==> flow/design.v <==
module msync(pixelClock,h_sync_signal,v_sync_signal,draw);
input wire pixelClock;
output reg h_sync_signal,v_sync_signal,draw;
parameter h_whith = 640;  
parameter h_front_porch=16; 
parameter h_back_porch=96;
parameter h_sync_pulse=48;
parameter one_row= h_whith + h_front_porch + h_back_porch + h_sync_pulse;
parameter v_whith = 480;
parameter v_front_porch=10 * one_row;
parameter v_back_porch=33 * one_row;
parameter v_sync_pulse=2 *one_row;
parameter st_printing_line=0;
parameter st_h_fp=1;
parameter st_h_sync=2;
parameter st_h_bp=3;
parameter st_v_bp=4;
parameter st_v_fp=5;
parameter st_v_sync=6;
 reg[15:0] h_count=0; 
 reg[8:0] v_count=0; 
 reg[3:0] state=0; 
 always @ (posedge pixelClock) begin
    case(state)
        st_printing_line: begin
            h_sync_signal=0;
            v_sync_signal=0;
            draw=1;
            if (h_count==(h_whith-1)) begin  
                state=st_h_fp;
                h_count=0;
                draw=0;
            end else begin
                h_count=h_count+1;  
            end
        end
        st_h_fp: begin
            draw=0;
            h_sync_signal=0;
            if (h_count==(h_front_porch-1)) begin
                state=st_h_sync;
                h_count=0;
                h_sync_signal=1;
            end else begin
                h_count=h_count+1;
            end
        end
        st_h_sync: begin
            h_sync_signal=1;
            if (h_count==(h_sync_pulse-1)) begin
                state=st_h_bp;
                h_count=0;
                draw=0;
                h_sync_signal=0;
            end else begin
                h_count=h_count+1;
            end
        end
        st_h_bp: begin
            draw=0;
            h_sync_signal=0;
            if (h_count==(h_back_porch-1)) begin 
                h_count=0;
                if(v_count==(v_whith-1))begin 
                    v_count=0;
                    state=st_v_fp;
                end else begin 
                    v_count=v_count+1;
                    state=st_printing_line;
                    draw=1;
                end
            end else begin
                h_count=h_count+1;
            end
        end
        st_v_fp: begin
            v_sync_signal=0;
            if (h_count==(v_front_porch-1)) begin
                state=st_v_sync;
                h_count=0;
                v_sync_signal=1;
            end else begin
                h_count=h_count+1;
            end
        end
        st_v_sync:begin
            v_sync_signal=1;
            if (h_count==(v_sync_pulse-1)) begin
                state=st_v_bp;
                h_count=0;
                v_sync_signal=0;
            end else begin
                h_count=h_count+1;
            end 
        end
        st_v_bp:begin
            v_sync_signal=0;
            if (h_count==(v_back_porch-1)) begin
                state=st_printing_line;
                h_count=0;
                draw=1;
            end else begin
                h_count=h_count+1;
            end 
        end
        default: begin
        end
    endcase
 end
endmodule
# ---- Reports on msync
# Tool output for the design above, in the order of the flow.
# Lines are those of the file above, counted from 1.
# Operators: Yosys type, input widths -> output width; for muxes data width and select width s.
# Cell names lack the library's common part.
# Not given: -
dict set report setup {
  top_module {msync}
  clk_port {pixelClock}
  cell_library {sky130hd}
  corner {tt_025C_1v80}
}

# ---- Word-level counts
# Yosys after proc, flatten, opt, wreduce and memory -nomap, before mapping. Memory bits, and registers merged into a memory's read port (data or address), are not among the register bits. Print and check cells are not counted. Equal cells are merged and count once.
dict set report word_totals {
  reg_bits 32
  out_inout_bits 3
  wordCells 68
}
dict set report classes {
  addsub 2
  equal 21
  mux 29
  reduce_and_logical 10
}
# operator count
set ops {}
lappend ops {{$pmux 16 s7} 1}
lappend ops {{$mux 16} 7}
lappend ops {{$pmux 4 s7} 1}
lappend ops {{$mux 4} 7}
lappend ops {{$add 16x1->16 const B} 1}
lappend ops {{$eq 16x10->1 const B} 1}
lappend ops {{$eq 16x11->1 const B} 1}
lappend ops {{$eq 16x13->1 const B} 1}
lappend ops {{$eq 16x15->1 const B} 1}
lappend ops {{$eq 16x4->1 const B} 1}
lappend ops {{$eq 16x6->1 const B} 1}
lappend ops {{$eq 16x7->1 const B} 1}
lappend ops {{$ne 2x2->1 const B} 7}
lappend ops {{$eq 4x3->1 const B} 3}
lappend ops {{$add 9x1->9 const B} 1}
lappend ops {{$eq 9x9->1 const B} 1}
lappend ops {{$mux 1} 9}
lappend ops {{$eq 4x2->1 const B} 2}
lappend ops {{$reduce_and 8->1} 1}
lappend ops {{$reduce_bool 7->1} 1}
lappend ops {{$reduce_bool 3->1} 2}
lappend ops {{$pmux 1 s3} 2}
lappend ops {{$reduce_bool 5->1} 1}
lappend ops {{$pmux 1 s5} 1}
lappend ops {{$reduce_or 2->1} 2}
lappend ops {{$eq 4x1->1 const B} 1}
lappend ops {{$logic_not 4->1} 1}
lappend ops {{$reduce_and 3->1} 1}
# Not listed: further kinds 2, cells in them 2.

# ---- Logic depth
# Longest topological path by Yosys (ltp), each cell counted once; first at word level (registers and memories cut), then after technology mapping (sequential cells cut; the memories' decode and read muxes count).
dict set report depth {
  ltp_word 4
  abc_area 0
  ltp_mapped 7
  ltp_nobuf 6
}

# ---- Netlist
# Source: synth_stat.txt of the flow (Yosys; design flattened, memories mapped). It holds for the ABC_AREA given above (unset counts as 0); a run with the other value may have another netlist.
# cell count
set by_type {}
lappend by_type {edfxtp_1 31}
lappend by_type {a21oi_1 18}
lappend by_type {xor2_1 10}
lappend by_type {xnor2_1 9}
lappend by_type {nand2_1 18}
lappend by_type {nand3_1 13}
lappend by_type {nor2_1 16}
lappend by_type {o21ai_0 9}
lappend by_type {nand2b_1 7}
lappend by_type {nand4_1 6}
lappend by_type {and3_1 5}
lappend by_type {nor4b_1 3}
lappend by_type {ha_1 2}
lappend by_type {nor2b_1 3}
lappend by_type {nor4_1 3}
lappend by_type {o311ai_2 1}
lappend by_type {clkbuf_1 4}
lappend by_type {nor3_1 3}
# Not listed: further types 20, cells in them 23.
dict set report mapped {
  stdcells 184
  synth_area_um2 1850.5
  sequential_area_um2 930.9
  ffs 31
  buf_cells 6
}

# ---- Worst setup path after synthesis
# Path of least setup slack by OpenSTA after synthesis, without wires, with an ideal clock, recovery checks aside; 20% of the period is set as input and as output delay. Where synthesis merged equal registers, the netlist keeps one of their names.
dict set report synth_timing {
  path_type {reg-to-reg}
  startpoint {register h_count[12]}
  endpoint {register state[0]}
  tclk_ns 2.58
  setup_ns 0.374
  t_arrival_ns 1.976
  t_required_ns 2.206
  setup_slack_ns 0.230
  delay_ns 2.350
  driving_pins 6
  synth_period_reached_ns 2.35
}
# "delay_ns" = arrival - input delay + setup time.
# "driving_pins": output pins that drive a net of the path, with the launching flip-flop's if there is one; two outputs of one cell count as two.
# "synth_period_reached_ns" = period - worst setup slack (recovery checks aside). The figure is calculated, with input and output delays left at 20% of the set period.
# The rows between start and end are the longest chain of elaborated cells between them; the timing report does not say that the signal goes this way. Where chains are equally long, one stands for them.
# A line is the first line of the expression or statement that the cell stems from. Yosys adds cells for indexed reads and writes and turns some case tables into memories.
# A register here has more assigning lines than the two given.
# Only ways into the end's enable, where the timed path ends, are counted here.
dict set report synth_between {
  path_cell_list {edfxtp_1 > or2_0 > or4_1 > o311ai_2 > nand2_1 > nor4b_1}
  elab_chain_cells 3
  cone_cells 15
  cone_lines 7
}
# item line
set synth_rtl {}
lappend synth_rtl {{from (decl)} 20} ;# reg[15:0] h_count=0;
lappend synth_rtl {{from (assign)} 34} ;# h_count=h_count+1;
lappend synth_rtl {{from (assign)} 45} ;# h_count=h_count+1;
lappend synth_rtl {{$eq 16x11->1} 88} ;# if (h_count==(v_sync_pulse-1)) begin
lappend synth_rtl {{$ne 2x2->1} -}
lappend synth_rtl {{$reduce_and 8->1} -}
lappend synth_rtl {{to (assign)} 79} ;# state=st_v_sync;
lappend synth_rtl {{to (assign)} 89} ;# state=st_v_bp;
lappend synth_rtl {{to (decl)} 22} ;# reg[3:0] state=0;

Memo
Re: implementation data of msync

Record of 2 stored runs of the RTL-to-layout flow on msync, platform sky130hd. The runs are unordered. Constraints: input delay and output delay 20% of the set period each, output load 0.01 pF.

# run 1
==> flow/run.sh <==
#!/bin/bash
# the make line also repeats the synthesis and layout settings of config.mk as NAME=value (left out here)
make -C /OpenROAD-flow-scripts/flow DESIGN_CONFIG=/design/flow/config.mk WORK_HOME=/design/flow/orfs CLKGATE_MAP_FILE= finish
==> flow/config.mk <==
export PLATFORM = sky130hd
export DESIGN_NAME = msync
export DESIGN_NICKNAME = msync
export VERILOG_FILES = /design/flow/design.v
export SDC_FILE = /design/flow/constraint.sdc
export NUM_CORES = 4
export LEC_CHECK = 0
export CAP_MARGIN = 30
export CELL_PAD_IN_SITES_GLOBAL_PLACEMENT = 3
export CORE_MARGIN = 2
export CORE_UTILIZATION = 70
export CTS_CLUSTER_SIZE = 66
export PLACE_DENSITY_LB_ADDON = 0.02
export SLEW_MARGIN = 15
==> flow/constraint.sdc <==
create_clock -name core_clock -period 3.16 [get_ports {pixelClock}]
set_input_delay 0.6320 -clock core_clock [delete_from_list [all_inputs] [get_ports {pixelClock}]]
set_output_delay 0.6320 -clock core_clock [all_outputs]
set_load 0.01 [all_outputs]

==> run 1: results <==
outcome="unfinished; error FLW-0024 in placement"

# run 2
==> flow/run.sh <==
#!/bin/bash
# the make line also repeats the synthesis and layout settings of config.mk as NAME=value (left out here)
make -C /OpenROAD-flow-scripts/flow DESIGN_CONFIG=/design/flow/config.mk WORK_HOME=/design/flow/orfs CLKGATE_MAP_FILE= finish
==> flow/config.mk <==
export PLATFORM = sky130hd
export DESIGN_NAME = msync
export DESIGN_NICKNAME = msync
export VERILOG_FILES = /design/flow/design.v
export SDC_FILE = /design/flow/constraint.sdc
export NUM_CORES = 4
export LEC_CHECK = 0
export CAP_MARGIN = 20
export CELL_PAD_IN_SITES_GLOBAL_PLACEMENT = 3
export CORE_ASPECT_RATIO = 0.73
export CORE_MARGIN = 4
export CORE_UTILIZATION = 58
export CTS_CLUSTER_SIZE = 90
export SETUP_SLACK_MARGIN = 0.57
export SLEW_MARGIN = 20
==> flow/constraint.sdc <==
create_clock -name core_clock -period 5.23 [get_ports {pixelClock}]
set_input_delay 1.0460 -clock core_clock [delete_from_list [all_inputs] [get_ports {pixelClock}]]
set_output_delay 1.0460 -clock core_clock [all_outputs]
set_load 0.01 [all_outputs]

==> run 2: results <==
outcome="unfinished; error GPL-0301 in placement"
