==> flow/design.v <==
module mtimer(clk,reset,ss,th,tm,ts);
input clk,reset,ss;
parameter modulo = 60;
parameter divclock = 25000000;
output reg[7:0] th=0;
output reg[7:0] tm=0;
output reg[7:0] ts=0;
reg status=0;
reg [30:0] div=0;
always @ (posedge clk) begin
    if(ss==1)begin
        status=!status;
    end
    if(status==1)begin
    if(div<divclock)begin
        div=div+1;
    end else begin
        ts=ts+1;
    end
        if(ts==(modulo))begin
            ts=0;
            tm=tm+1;
        end
        if(tm==(modulo))begin
            tm=0;
            th=th+1;
        end
        if(th==(modulo))begin
            th=0;
        end
    end
    if(reset==1)begin
        status=0;
        ts=0;
        tm=0;
        th=0;
    end
end
endmodule
Reports on mtimer
The steps from the RTL of mtimer to its reports follow in flow order.
Lines are those of the file above, counted from 1.
Operators carry their Yosys type and port widths (W data, S select, Z words).
Library cell names are shortened.
{"block": "design", "design": "mtimer", "clock": "clk", "cell_library": "sky130hd", "corner": "tt_025C_1v80"}

Elaborated design
Yosys after proc, flatten, opt, wreduce and memory -nomap, before mapping. Memory bits, and registers merged into a memory's read port (data or address), are not among the register bits. Print and check cells are not counted. Equal cells are merged and count once.
{"block": "op_classes", "add_sub_neg": 4, "n_cmp": 1, "n_eq": 3, "n_mux": 10, "reduce_logical": 2}
{"block": "op_table", "cell": "$mux W8", "count": 9}
{"block": "op_table", "cell": "$add A31 B1 Y31 const B", "count": 1}
{"block": "op_table", "cell": "$lt A31 B25 Y1 const B", "count": 1}
{"block": "op_table", "cell": "$add A8 B1 Y8 const B", "count": 3}
{"block": "op_table", "cell": "$eq A8 B6 Y1 const B", "count": 3}
{"block": "op_table", "cell": "$reduce_and A2 Y1", "count": 1}
{"block": "op_table", "cell": "$logic_not A1 Y1", "count": 1}
{"block": "op_table", "cell": "$mux W1", "count": 1}
{"block": "word_totals", "register_bits": 56}

Logic depth
Yosys ltp: most cells in a row. Word level: on the elaborated netlist, between registers, memories and ports. Mapped: between sequential cells and ports; inverters and the memories' decode and read muxes count.
{"block": "depth", "ltp_word": 11, "abc_area": 0, "depth_mapped": 11, "depth_no_buf": 10}

Mapped cells and area
The flow's flattened synthesis, as Yosys stat reports it; memories are mapped. The netlist is that of the ABC_AREA named above (0 if unset); the other value can give another one.
{"block": "types", "cell_type": "edfxtp_1", "count": 31, "area_total_um2": 930.893}
{"block": "types", "cell_type": "dfxtp_1", "count": 25, "area_total_um2": 500.48}
{"block": "types", "cell_type": "xnor2_1", "count": 29, "area_total_um2": 253.994}
{"block": "types", "cell_type": "xor2_1", "count": 15, "area_total_um2": 131.376}
{"block": "types", "cell_type": "nand2_1", "count": 30, "area_total_um2": 112.608}
{"block": "types", "cell_type": "nor2_1", "count": 29, "area_total_um2": 108.854}
{"block": "types", "cell_type": "a21oi_1", "count": 19, "area_total_um2": 95.091}
{"block": "types", "cell_type": "nand3_1", "count": 19, "area_total_um2": 95.091}
{"block": "types", "cell_type": "and3_1", "count": 11, "area_total_um2": 68.816}
{"block": "types", "cell_type": "mux2i_1", "count": 6, "area_total_um2": 60.058}
{"block": "types", "cell_type": "ha_1", "count": 4, "area_total_um2": 50.048}
{"block": "types", "cell_type": "nand4_1", "count": 8, "area_total_um2": 50.048}
{"block": "types", "cell_type": "mux2i_4", "count": 2, "area_total_um2": 45.043}
{"block": "types", "cell_type": "o21ai_1", "count": 9, "area_total_um2": 45.043}
{"block": "types", "cell_type": "nor4_1", "count": 7, "area_total_um2": 43.792}
{"block": "types", "cell_type": "nor4b_1", "count": 4, "area_total_um2": 35.034}
{"block": "types", "cell_type": "and2_1", "count": 5, "area_total_um2": 31.28}
{"block": "types", "cell_type": "nand2b_1", "count": 5, "area_total_um2": 31.28}
Other cell types: 28; their cells: 66.
{"block": "synth_totals", "cell_count": 324, "yosys_area_um2": 3144.3, "sequential_area_um2": 1431.4, "ffs": 56, "buf_cells": 9}

Worst setup path after synthesis
Path of least setup slack by OpenSTA after synthesis, without wires, with an ideal clock, recovery checks aside; 20% of the period is set as input and as output delay. Where synthesis merged equal registers, the netlist keeps one of their names.
{"block": "synth_timing", "path_type": "register to register", "from": "register ts[1]", "to": "register th[4]", "period_ns": 3.07, "setup_time_ns": 0.091, "t_arrival_ns": 3.054, "path_slack_ns": -0.075, "path_delay_ns": 3.145, "path_stages": 11, "n_path_buf": 0, "period_less_setup_slack_ns": 3.145}
"path_delay_ns" = arrival - input delay + setup time.
"path_stages": output pins that drive a net of the path, with the launching flip-flop's if there is one; two outputs of one cell count as two.
"period_less_setup_slack_ns" is the clock period less the worst setup slack; recovery checks do not enter. This is arithmetic on one report: input and output delays are still those of the set period (20% each).
The rows between start and end are the longest chain of elaborated cells between them; the timing report does not say that the signal goes this way. Where chains are equally long, one stands for them.
A line is the first line of the expression or statement that the cell stems from. Yosys adds cells for indexed reads and writes and turns some case tables into memories.
A register here has more assigning lines than the two given.
{"block": "synth_between", "cell_sequence": "dfxtp_1 > ha_1 > nand3_1 > or4b_1 > a21oi_1 > mux2i_1 > a311oi_4 > mux2i_4 > mux2i_4 > o21ai_1 > a311oi_1", "elab_chain_len": 11, "cells_between": 11, "cone_lines": 6, "classes_between": "add/sub (1); eq/ne (3); mux (7)"}
{"block": "synth_rtl", "element": "from (decl)", "line_no": 7, "source": "output reg[7:0] ts=0;"}
{"block": "synth_rtl", "element": "from (assign)", "line_no": 18, "source": "ts=ts+1;"}
{"block": "synth_rtl", "element": "from (assign)", "line_no": 21, "source": "ts=0;"}
{"block": "synth_rtl", "element": "$add A8 B1 Y8", "line_no": 18}
{"block": "synth_rtl", "element": "$mux W8", "line_no": 15, "source": "if(div<divclock)begin"}
{"block": "synth_rtl", "element": "$mux W8", "line_no": 14, "source": "if(status==1)begin"}
{"block": "synth_rtl", "element": "$eq A8 B6 Y1", "line_no": 20, "source": "if(ts==(modulo))begin"}
{"block": "synth_rtl", "element": "$mux W8", "line_no": 20}
{"block": "synth_rtl", "element": "$mux W8", "line_no": 14}
{"block": "synth_rtl", "element": "$eq A8 B6 Y1", "line_no": 24, "source": "if(tm==(modulo))begin"}
{"block": "synth_rtl", "element": "$mux W8", "line_no": 24}
{"block": "synth_rtl", "element": "$mux W8", "line_no": 14}
{"block": "synth_rtl", "element": "$eq A8 B6 Y1", "line_no": 28, "source": "if(th==(modulo))begin"}
{"block": "synth_rtl", "element": "$mux W8", "line_no": 28}
{"block": "synth_rtl", "element": "to (assign)", "line_no": 26, "source": "th=th+1;"}
{"block": "synth_rtl", "element": "to (assign)", "line_no": 29, "source": "th=0;"}
{"block": "synth_rtl", "element": "to (decl)", "line_no": 5, "source": "output reg[7:0] th=0;"}

Timing after layout
Path of least setup slack in the final report of flow run A (OpenROAD, finished layout, wires in). Where an end is a register, its clock arrival counts in the times.
{"block": "layout_timing", "path_type": "register to register", "from": "register div[25]", "to": "register th[7]", "period_ns": 3.16, "setup_time_ns": 0.13, "t_arrival_ns": 2.98, "path_slack_ns": 0.36, "path_stages": 11, "n_path_buf": 1}
The rows between start and end are the longest chain of elaborated cells between them; the timing report does not say that the signal goes this way. Where chains are equally long, one stands for them.
A register here has more assigning lines than the two given.
{"block": "layout_between", "cell_sequence": "edfxtp_1 > nor4_2 > o211ai_1 > o21a_2 > mux2i_2 > a311oi_4 > buf_6 > mux2_4 > nor4b_4 > xnor2_1 > nor2_1", "elab_chain_len": 11, "cells_between": 11, "cone_lines": 5, "classes_between": "compare (1); eq/ne (3); mux (7)"}
{"block": "layout_rtl", "element": "from (decl)", "line_no": 9, "source": "reg [30:0] div=0;"}
{"block": "layout_rtl", "element": "from (assign)", "line_no": 16, "source": "div=div+1;"}
{"block": "layout_rtl", "element": "$lt A31 B25 Y1", "line_no": 15, "source": "if(div<divclock)begin"}
{"block": "layout_rtl", "element": "$mux W8", "line_no": 15}
{"block": "layout_rtl", "element": "$mux W8", "line_no": 14, "source": "if(status==1)begin"}
{"block": "layout_rtl", "element": "$eq A8 B6 Y1", "line_no": 20, "source": "if(ts==(modulo))begin"}
{"block": "layout_rtl", "element": "$mux W8", "line_no": 20}
{"block": "layout_rtl", "element": "$mux W8", "line_no": 14}
{"block": "layout_rtl", "element": "$eq A8 B6 Y1", "line_no": 24, "source": "if(tm==(modulo))begin"}
{"block": "layout_rtl", "element": "$mux W8", "line_no": 24}
{"block": "layout_rtl", "element": "$mux W8", "line_no": 14}
{"block": "layout_rtl", "element": "$eq A8 B6 Y1", "line_no": 28, "source": "if(th==(modulo))begin"}
{"block": "layout_rtl", "element": "$mux W8", "line_no": 28}
{"block": "layout_rtl", "element": "to (assign)", "line_no": 26, "source": "th=th+1;"}
{"block": "layout_rtl", "element": "to (assign)", "line_no": 29, "source": "th=0;"}
{"block": "layout_rtl", "element": "to (decl)", "line_no": 5, "source": "output reg[7:0] th=0;"}

Subject: flow runs of mtimer

Hi,

Below are 2 stored runs of the flow (Yosys, OpenROAD; platform sky130hd) on mtimer, each with its settings and what was measured, unordered. Constraints: input delay and output delay 20% of the set period each, output load 0.01 pF.
"fin_power_uw" is the tool's figure for a default switching activity; nothing was simulated.

{"run": "flow run A", "settings": { "period_ns": 3.16, "CORE_UTILIZATION": 46, "SETUP_SLACK_MARGIN": 0.94, "PLACE_DENSITY_LB_ADDON": 0.01, "HOLD_SLACK_MARGIN": 0.18, "CORE_ASPECT_RATIO": 1.38, "CORE_MARGIN": 5, "ABC_AREA": 0, "CTS_CLUSTER_SIZE": 21, "CTS_CLUSTER_DIAMETER": 184, "MAX_ROUTING_LAYER": "met4", "CAP_MARGIN": 20, "SLEW_MARGIN": 20 }, "results": { "synthArea_um2": 3144.3, "die_um2": 8610.3, "final_stdcell_area_um2": 4063.9, "ws_setup_ns": 0.358, "setupTns_ns": 0.000, "hold_worst_slack_ns": 0.571, "fin_power_uw": 1443 }}
{"run": "flow run B", "settings": { "period_ns": 4.08, "CORE_UTILIZATION": 59, "SETUP_SLACK_MARGIN": 1.06, "CELL_PAD_IN_SITES_GLOBAL_PLACEMENT": 3, "ABC_AREA": 0, "GPL_TIMING_DRIVEN": 1, "CTS_CLUSTER_SIZE": 47, "CTS_CLUSTER_DIAMETER": 362, "MAX_ROUTING_LAYER": "met5", "CAP_MARGIN": 20, "CORE_MARGIN": 2, "SLEW_MARGIN": 20 }, "outcome": "no final report: placement broke off with GPL-0301"}

Regards
